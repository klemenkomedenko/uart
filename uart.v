==> flow/design.v <==
module uart (
  i_clk,
  i_rst,
  i_tx_data,
  i_tx_valid,
  o_tx_busy,
  o_rx_data,
  o_rx_valid,
  o_tx,
  i_rx
  );
  parameter DATA_WIDTH = 8;
  parameter FREQ = 10000000;
  parameter BAUD = 9200;
  input  wire                  i_clk;
  input  wire                  i_rst;
  input  wire [DATA_WIDTH-1:0] i_tx_data;
  input  wire                  i_tx_valid;
  output wire                  o_tx_busy;
  output wire [DATA_WIDTH-1:0] o_rx_data;
  output wire                  o_rx_valid;
  output wire                  o_tx;
  input  wire                  i_rx;
  rx_uart #(.DATA_WIDTH(DATA_WIDTH), .FREQ(FREQ), .BAUD(BAUD)) utt_rx(
    .i_clk(i_clk),
    .i_rst(i_rst),
    .i_rx(i_rx),
    .o_data(o_rx_data),
    .o_valid(o_rx_valid)
    );
  tx_uart #(.DATA_WIDTH(DATA_WIDTH), .FREQ(FREQ), .BAUD(BAUD)) utt_tx(
    .i_clk(i_clk),
    .i_rst(i_rst),
    .i_data(i_tx_data),
    .i_valid(i_tx_valid),
    .o_busy(o_tx_busy),
    .o_tx(o_tx)
    );
endmodule  
module rx_uart (
  i_clk,
  i_rst,
  i_rx,
  o_data,
  o_valid
  );
  parameter DATA_WIDTH = 8;
  parameter FREQ = 10000000;
  parameter BAUD = 9200;
  input wire                  i_clk;
  input wire                  i_rst;
  input wire                  i_rx;
  output reg  [DATA_WIDTH-1:0] o_data;
  output reg                  o_valid;
  parameter
  IDLE       = 6'b000001,
  WAIT_START = 6'b000010,
  START      = 6'b000100,
  DATA       = 6'b001000,
  STOP       = 6'b010000,
  END        = 6'b100000;
  reg [5:0] next_rx_uart;
  reg [5:0] rx_uart;
  reg [1:0] r_rx_ed;
  wire w_rx_ed;
  reg r_baud_clk;
  reg [31:0] r_baud_cnt;
  reg [DATA_WIDTH-1:0] r_dataBuff;
  reg r_en_rx;
  reg r_en_data_rx;
  always @ (posedge i_clk) begin
    if (i_rst) begin
      r_rx_ed <= 2'b11;
    end else begin
      r_rx_ed[0] <= i_rx;
      r_rx_ed[1] <= r_rx_ed[0];
    end
  end
  assign w_rx_ed = !r_rx_ed[0] & r_rx_ed[1];
  always @ (posedge i_clk) begin
    if (i_rst) begin
      r_baud_cnt <= 0;
      r_baud_clk <= 1'b0;
    end else begin
      if (w_rx_ed & !r_en_rx) begin
        r_baud_cnt <= FREQ/BAUD/2;
        r_baud_clk <= 1'b0;
      end else if (r_en_rx) begin
        if (!r_baud_cnt) begin
          r_baud_cnt <= FREQ/BAUD;
          r_baud_clk <= 1'b1;
        end else begin
          r_baud_cnt <= r_baud_cnt - 1'b1;
          r_baud_clk <= 1'b0;
        end
      end else begin
        r_baud_cnt <= r_baud_cnt;
        r_baud_clk <= 1'b0;
      end
    end
  end
  always @ ( * ) begin
    next_rx_uart <= rx_uart;
    r_en_rx <= 1'b0;
    r_en_data_rx <= 1'b0;
    o_valid <= 1'b0;
    case (rx_uart)
      IDLE: begin
        next_rx_uart <= WAIT_START;
      end
      WAIT_START: begin
        if (w_rx_ed) begin
          next_rx_uart <= START;
        end else begin
          next_rx_uart <= WAIT_START;
        end
      end
      START: begin
        r_en_rx <= 1'b1;
        if (r_baud_clk) begin
          next_rx_uart <= DATA;
        end else begin
          next_rx_uart <= START;
        end
      end
      DATA: begin
        r_en_rx <= 1'b1;
        r_en_data_rx <= 1'b1;
        if ((r_dataBuff == 1) & r_baud_clk) begin
          next_rx_uart <= STOP;
        end  else begin
          next_rx_uart <= DATA;
        end
      end
      STOP: begin
        r_en_rx <= 1'b1;
        if (r_baud_clk & i_rx) begin
          next_rx_uart <= END;
        end else begin
          next_rx_uart <= STOP;
        end
      end
      END : begin
        o_valid <= 1'b1;
        next_rx_uart <= WAIT_START;
      end
      default: begin
        next_rx_uart <= IDLE;
      end
    endcase
  end
  always @ (posedge i_clk) begin
    if (i_rst) begin
      rx_uart <= IDLE;
    end else begin
      rx_uart <= next_rx_uart;
    end
  end
  always @ (posedge i_clk) begin
    if (i_rst) begin
      r_dataBuff <= 0;
      o_data <= 0;
    end else begin
      if (w_rx_ed & !r_en_rx) begin
        r_dataBuff <= {DATA_WIDTH{1'b1}};
        o_data <= 0;
      end else begin
        if (r_en_data_rx & r_baud_clk) begin
          r_dataBuff <= {1'b0, r_dataBuff[DATA_WIDTH-1:1]};
          o_data <= {r_rx_ed[1], o_data[DATA_WIDTH-1:1]};
        end else begin
          r_dataBuff <= r_dataBuff;
          o_data <= o_data;
        end
      end
    end
  end
endmodule  
module tx_uart (
  i_clk,
  i_rst,
  i_data,
  i_valid,
  o_tx,
  o_busy
  );
  parameter DATA_WIDTH = 8;
  parameter FREQ = 10000000;
  parameter BAUD = 9200;
  input wire                  i_clk;
  input wire                  i_rst;
  input wire [DATA_WIDTH-1:0] i_data;
  input wire                  i_valid;
  output reg                  o_tx;
  output wire                 o_busy;
  parameter
  IDLE      = 5'b00001,
  WAIT_DATA = 5'b00010,
  START     = 5'b00100,
  DATA      = 5'b01000,
  STOP      = 5'b10000;
  reg [4:0] next_tx_uart;
  reg [4:0] tx_uart;
  reg       tx_run;
  reg       tx_data;
  reg        r_baud_clk;
  reg [31:0] r_baud_cnt;
  reg [DATA_WIDTH-1:0] r_dataBuff;
  reg [DATA_WIDTH-1:0] r_data;
  always @ (posedge i_clk) begin
    if (i_rst) begin
      r_baud_clk <= 0;
      r_baud_cnt <= FREQ/BAUD;
    end else begin
      if (tx_run) begin
        if (!r_baud_cnt) begin
          r_baud_cnt <= FREQ/BAUD;
          r_baud_clk <= 1'b1;
        end else begin
          r_baud_cnt <= r_baud_cnt - 1'b1;
          r_baud_clk <= 1'b0;
        end
      end else begin
        r_baud_cnt <= FREQ/BAUD;
        r_baud_clk <= 1'b0;
      end
    end
  end
  always @ ( * ) begin
    next_tx_uart <= tx_uart;
    tx_run <= 1'b0;
    tx_data <= 1'b0;
    o_tx <= 1'b1;
    case (tx_uart)
      IDLE: begin
        next_tx_uart <= WAIT_DATA;
      end
      WAIT_DATA: begin
        if (i_valid) begin
          next_tx_uart <= START;
        end else begin
          next_tx_uart <= WAIT_DATA;
        end
      end
      START: begin
        tx_run <= 1'b1;
        o_tx <= 1'b0;
        if (r_baud_clk) begin
          next_tx_uart <= DATA;
        end else begin
          next_tx_uart <= START;
        end
      end
      DATA: begin
        tx_run <= 1'b1;
        tx_data <= 1'b1;
        o_tx <= r_data[0];
        if (r_baud_clk & (!r_dataBuff)) begin
          next_tx_uart <= STOP;
        end else begin
          next_tx_uart <= DATA;
        end
      end
      STOP: begin
        tx_run <= 1'b1;
        o_tx <= 1'b1;
        if (r_baud_clk) begin
          next_tx_uart <= WAIT_DATA;
        end else begin
          next_tx_uart <= STOP;
        end
      end
      default: begin
        next_tx_uart <= IDLE;
      end
    endcase
  end
  always @ (posedge i_clk) begin
    if (i_rst) begin
      tx_uart <= IDLE;
    end else begin
      tx_uart <= next_tx_uart;
    end
  end
  always @ (posedge i_clk) begin
    if (i_rst) begin
      r_dataBuff <= 0;
      r_data <= 0;
    end else begin
      if (tx_run) begin
        if (r_baud_clk & tx_data) begin
          r_dataBuff <= {1'b0, r_dataBuff[DATA_WIDTH-1:1]};
          r_data <= {1'b0, r_data[DATA_WIDTH-1:1]};
        end else begin
          r_dataBuff <= r_dataBuff;
          r_data <= r_data;
        end
      end else begin
        if (i_valid) begin
          r_dataBuff <= {DATA_WIDTH{1'b1}};
          r_data <= i_data;
        end else begin
          r_dataBuff <= r_dataBuff;
          r_data <= r_data;
        end
      end
    end
  end
  assign o_busy = tx_run;
endmodule  
* Step by step through the tools: uart
The steps from the RTL of uart to its reports follow in flow order.
Line numbers count from 1 in the design file above.
Library cell names are shortened.
A cell with - has no value.
- Design top :: uart
- Clock input :: i_clk
- Standard-cell library :: sky130hd
- Corner :: tt_025C_1v80

* After elaboration
Source: Yosys, flattened and elaborated, memories not mapped. Widths are those after wreduce. Registers that Yosys merges into a memory's read port (data or address) are not register bits. Print and check cells do not count. Equal cells are merged and count once.
- Register bits after elaboration :: 111
- Bits in latches :: 0
- Cells after elaboration :: 82
- Bits in read-only memories :: 0
- Memories :: 0
- Output and inout port bits :: 11
- Bits in writable memories :: 0
- Clocked read ports x word width :: 0
- Reduce/logical cells :: 16
- Div/mod/pow operators :: 0
- Multipliers :: 0
- $lt $le $gt $ge :: 0
- Equality and inequality tests :: 13
- Add/sub/neg operators :: 2
- Shift-type cells :: 0
- Bitwise gates (word level) :: 9
- Multiplexer cells :: 29
** Operator list (number)
- 32-bit by 1-bit subtractor with 32-bit output with constant B :: 2
- 32-bit zero test :: 2
- 8-bit 2-to-1 mux :: 8
- 32-bit 2-to-1 mux :: 1
- 6-bit case mux with 5-bit select :: 1
- 5-bit case mux with 5-bit select :: 1
- 10-bit 2-to-1 mux :: 2
- 5-bit 2-to-1 mux :: 3
- 3-bit OR reduction :: 4
- 8-bit by 1-bit equality test with 1-bit output with constant B :: 1
- 8-bit zero test :: 1
- 4-bit 2-to-1 mux :: 2
- 1-bit bitwise AND :: 7
- 1-bit 2-to-1 mux :: 7
- 2-bit nonzero test :: 3
- 2-bit OR reduction :: 3
- 6-bit by 1-bit equality test with 1-bit output with constant B :: 1
- 6-bit by 2-bit equality test with 1-bit output with constant B :: 1
- 6-bit by 3-bit equality test with 1-bit output with constant B :: 1
- 6-bit by 4-bit equality test with 1-bit output with constant B :: 1
- 6-bit by 5-bit equality test with 1-bit output with constant B :: 1
- 6-bit equality test with constant B :: 1
- 6-bit 2-to-1 mux :: 1
- 3-bit 2-to-1 mux :: 2
- 5-bit by 1-bit equality test with 1-bit output with constant B :: 1
- 5-bit by 2-bit equality test with 1-bit output with constant B :: 1
- 5-bit by 3-bit equality test with 1-bit output with constant B :: 1
- 5-bit by 4-bit equality test with 1-bit output with constant B :: 1
Other operator kinds: 6; their cells: 8.

* Logic depth
Yosys ltp: most cells in a row. Word level: on the elaborated netlist, between registers, memories and ports. Mapped: between sequential cells and ports; inverters and the memories' decode and read muxes count.
- Word-level depth :: 6
- ABC_AREA :: 0
- Gate-level depth with buffers :: 8

* Synthesis result
Yosys stat after the flow's synthesis: flattened, memories mapped to cells. It holds for the ABC_AREA given above (unset counts as 0); a run with the other value may have another netlist.
** Cell types (number)
- dfxtp_1 :: 110
- nor2_1 :: 72
- xnor2_1 :: 29
- nand2_1 :: 59
- xor2_1 :: 21
- nor4_4 :: 6
- a21oi_1 :: 25
- nor3_1 :: 20
- nor4_1 :: 14
- mux2i_1 :: 8
- o221a_2 :: 7
- or4_1 :: 10
- or3_1 :: 10
- a211oi_1 :: 8
- clkbuf_1 :: 16
- nand3_1 :: 11
- a31oi_1 :: 8
- nand3b_1 :: 6
Not listed: further types 34, cells in them 82.
- Sequential part of the area :: 2202.1 um^2
- Synthesis area :: 4760.8 um^2
- Flip-flops :: 110
- Cell count :: 522
The figures by module come from a second, unflattened synthesis with its own total; it is not the netlist above.
- Cell total of the unflattened synthesis :: 558
- Area (unflattened synthesis) :: 4898.4 um^2
Rows give one instance, submodules left out.
** By module
- rx_uart :: area 2472.4 um^2, seq. area 1141.1 um^2, instances 1, cells 287
- tx_uart :: area 2426.1 um^2, seq. area 1081.0 um^2, instances 1, cells 271
- uart :: area 0.0 um^2, seq. area 0.0 um^2, instances 1, cells 0

* Worst setup path after synthesis
OpenSTA on the mapped netlist: ideal clock, no wires. The path of least setup slack (recovery checks aside). Input and output delay are each 20% of the period. Register names are those of the netlist, which keeps one name where synthesis merged equal registers.
- Kind :: register -> register
- Start point :: register utt_rx.r_baud_cnt[0]
- End point :: register utt_rx.r_baud_cnt[8]
- Stages :: 8
- Path delay :: 2.154 ns
- Time at the first pin :: 0.000 ns
- Arrival :: 2.036 ns
- Setup slack :: 0.516 ns
- Library setup time :: 0.118 ns
- Period :: 2.67 ns
- Period reached after synthesis :: 2.154 ns
"path delay" = arrival - input delay + setup time.
"stages" counts driving pins, that of a launching flip-flop among them; a cell with two outputs on the path counts twice.
"period reached after synthesis" = period - worst setup slack (recovery checks aside). The figure is calculated, with input and output delays left at 20% of the set period.
The rows between start and end are the longest chain of elaborated cells between them; the timing report does not say that the signal goes this way. Where chains are equally long, one stands for them.
A line is the first line of the expression or statement that the cell stems from. Yosys adds cells for indexed reads and writes and turns some case tables into memories.
At most two assigning lines are given for a register; there are more.
- Cells stage by stage :: dfxtp_1 > inv_1 > ha_1 > or4b_2 > nand2b_1 > or4_2 > xor2_1 > nor2_1
- Cells in the longest elaborated chain :: 2
- Elaborated cells on any way between the ends :: 3
- Those cells by class :: add/sub: 1; mux: 1; reduce/logical: 1
** Ends and longest elaborated chain, after synthesis
- start: declaration :: line 67 : reg [31:0] r_baud_cnt;
- start: assignment :: line 86 : r_baud_cnt <= FREQ/BAUD/2;
- start: assignment :: line 90 : r_baud_cnt <= FREQ/BAUD;
- 32-bit by 1-bit subtractor with 32-bit output :: line 93 : r_baud_cnt <= r_baud_cnt - 1'b1;
- 32-bit 2-to-1 mux :: line 89 : if (!r_baud_cnt) begin
- end: assignment :: line 86
- end: assignment :: line 90
- end: declaration :: line 67

* Timing after layout
Path of least setup slack in the final report of entry A (OpenROAD, finished layout, wires in). Where an end is a register, its clock arrival counts in the times.
- Kind :: register -> output
- Start point :: register utt_tx.tx_uart
- End point :: output o_tx_busy
- Setup slack :: 0.68 ns
- Time at the first pin :: 0.35 ns
- Period :: 3.63 ns
- Stages :: 5
- Arrival :: 2.23 ns
- External output delay :: 0.73 ns
Where an end lacks its bit number, it is one bit of the signal, or one of the new flip-flops if synthesis recoded a state register.
- Cells stage by stage :: dfxtp_1 > nor3_1 > clkbuf_1 > inv_1 > clkdlybuf4s50_1
** Ends and longest elaborated chain, after layout
- start: declaration :: line 203 : reg [4:0] tx_uart;
- start: assignment :: line 280 : tx_uart <= IDLE;
- start: assignment :: line 282 : tx_uart <= next_tx_uart;
- end: declaration :: line 19 : output wire                  o_tx_busy;
Chain of elaborated cells between the ends: none given.

Measured results for uart: 2 stored runs of the Yosys and OpenROAD flow on sky130hd. The settings differ; the order carries no meaning. The constraints put input and output delay at 20% of the set period each and load the outputs with 0.01 pF.
"achieved period" = clock period - worst setup slack. The figure is calculated, with input and output delays left at 20% of the set period.
"time of the worst setup path" means the part of the period allowed to the worst setup path (the constraints hold back 20% at inputs and 20% at outputs) less its slack; where the path has registers, the arrival times of their clocks count too.
By "overall power" is meant OpenSTA's value without simulated activity: inputs other than the clock are taken to toggle once in ten clock periods, and the tool carries that through the logic.

** Entry A
- Settings :: period_ns=3.63; CORE_UTILIZATION=41; PLACE_DENSITY_LB_ADDON=0.09; HOLD_SLACK_MARGIN=0.18; CELL_PAD_IN_SITES_DETAIL_PLACEMENT=2; TNS_END_PERCENT=50; ABC_AREA=0; GPL_TIMING_DRIVEN=0; CTS_CLUSTER_SIZE=94; CAP_MARGIN=20; MAX_ROUTING_LAYER=met5; CORE_MARGIN=2; SLEW_MARGIN=20
- Area of the die :: 12489.2 um^2
- Time of the worst setup path :: 2.23 ns
- Worst setup path type :: register -> output
- Overall power :: 2.714 mW
- Setup slack of the worst path :: 0.677 ns
- Sum of negative setup slack :: 0.000 ns
- Chip area in the Yosys report :: 4760.8 um^2
- Achieved period :: 2.953 ns
- Utilization :: 48.4%
- Standard-cell area after routing :: 5506.5 um^2
- Worst hold slack :: 0.467 ns

** Entry B
- Settings :: period_ns=1.72; CORE_UTILIZATION=21; PLACE_DENSITY=0.42; HOLD_SLACK_MARGIN=0.13; CELL_PAD_IN_SITES_DETAIL_PLACEMENT=1; CAP_MARGIN=20; SLEW_MARGIN=0; MAX_ROUTING_LAYER=met5; CORE_MARGIN=2
- Area of the die :: 23890.3 um^2
- Time of the worst setup path :: 2.07 ns
- Worst setup path type :: register -> register
- Overall power :: 5.655 mW
- Setup slack of the worst path :: -0.351 ns
- Sum of negative setup slack :: -16.491 ns
- Chip area in the Yosys report :: 4760.8 um^2
- Achieved period :: 2.071 ns
- Utilization :: 32.1%
- Standard-cell area after routing :: 7198.1 um^2
- Worst hold slack :: 0.465 ns
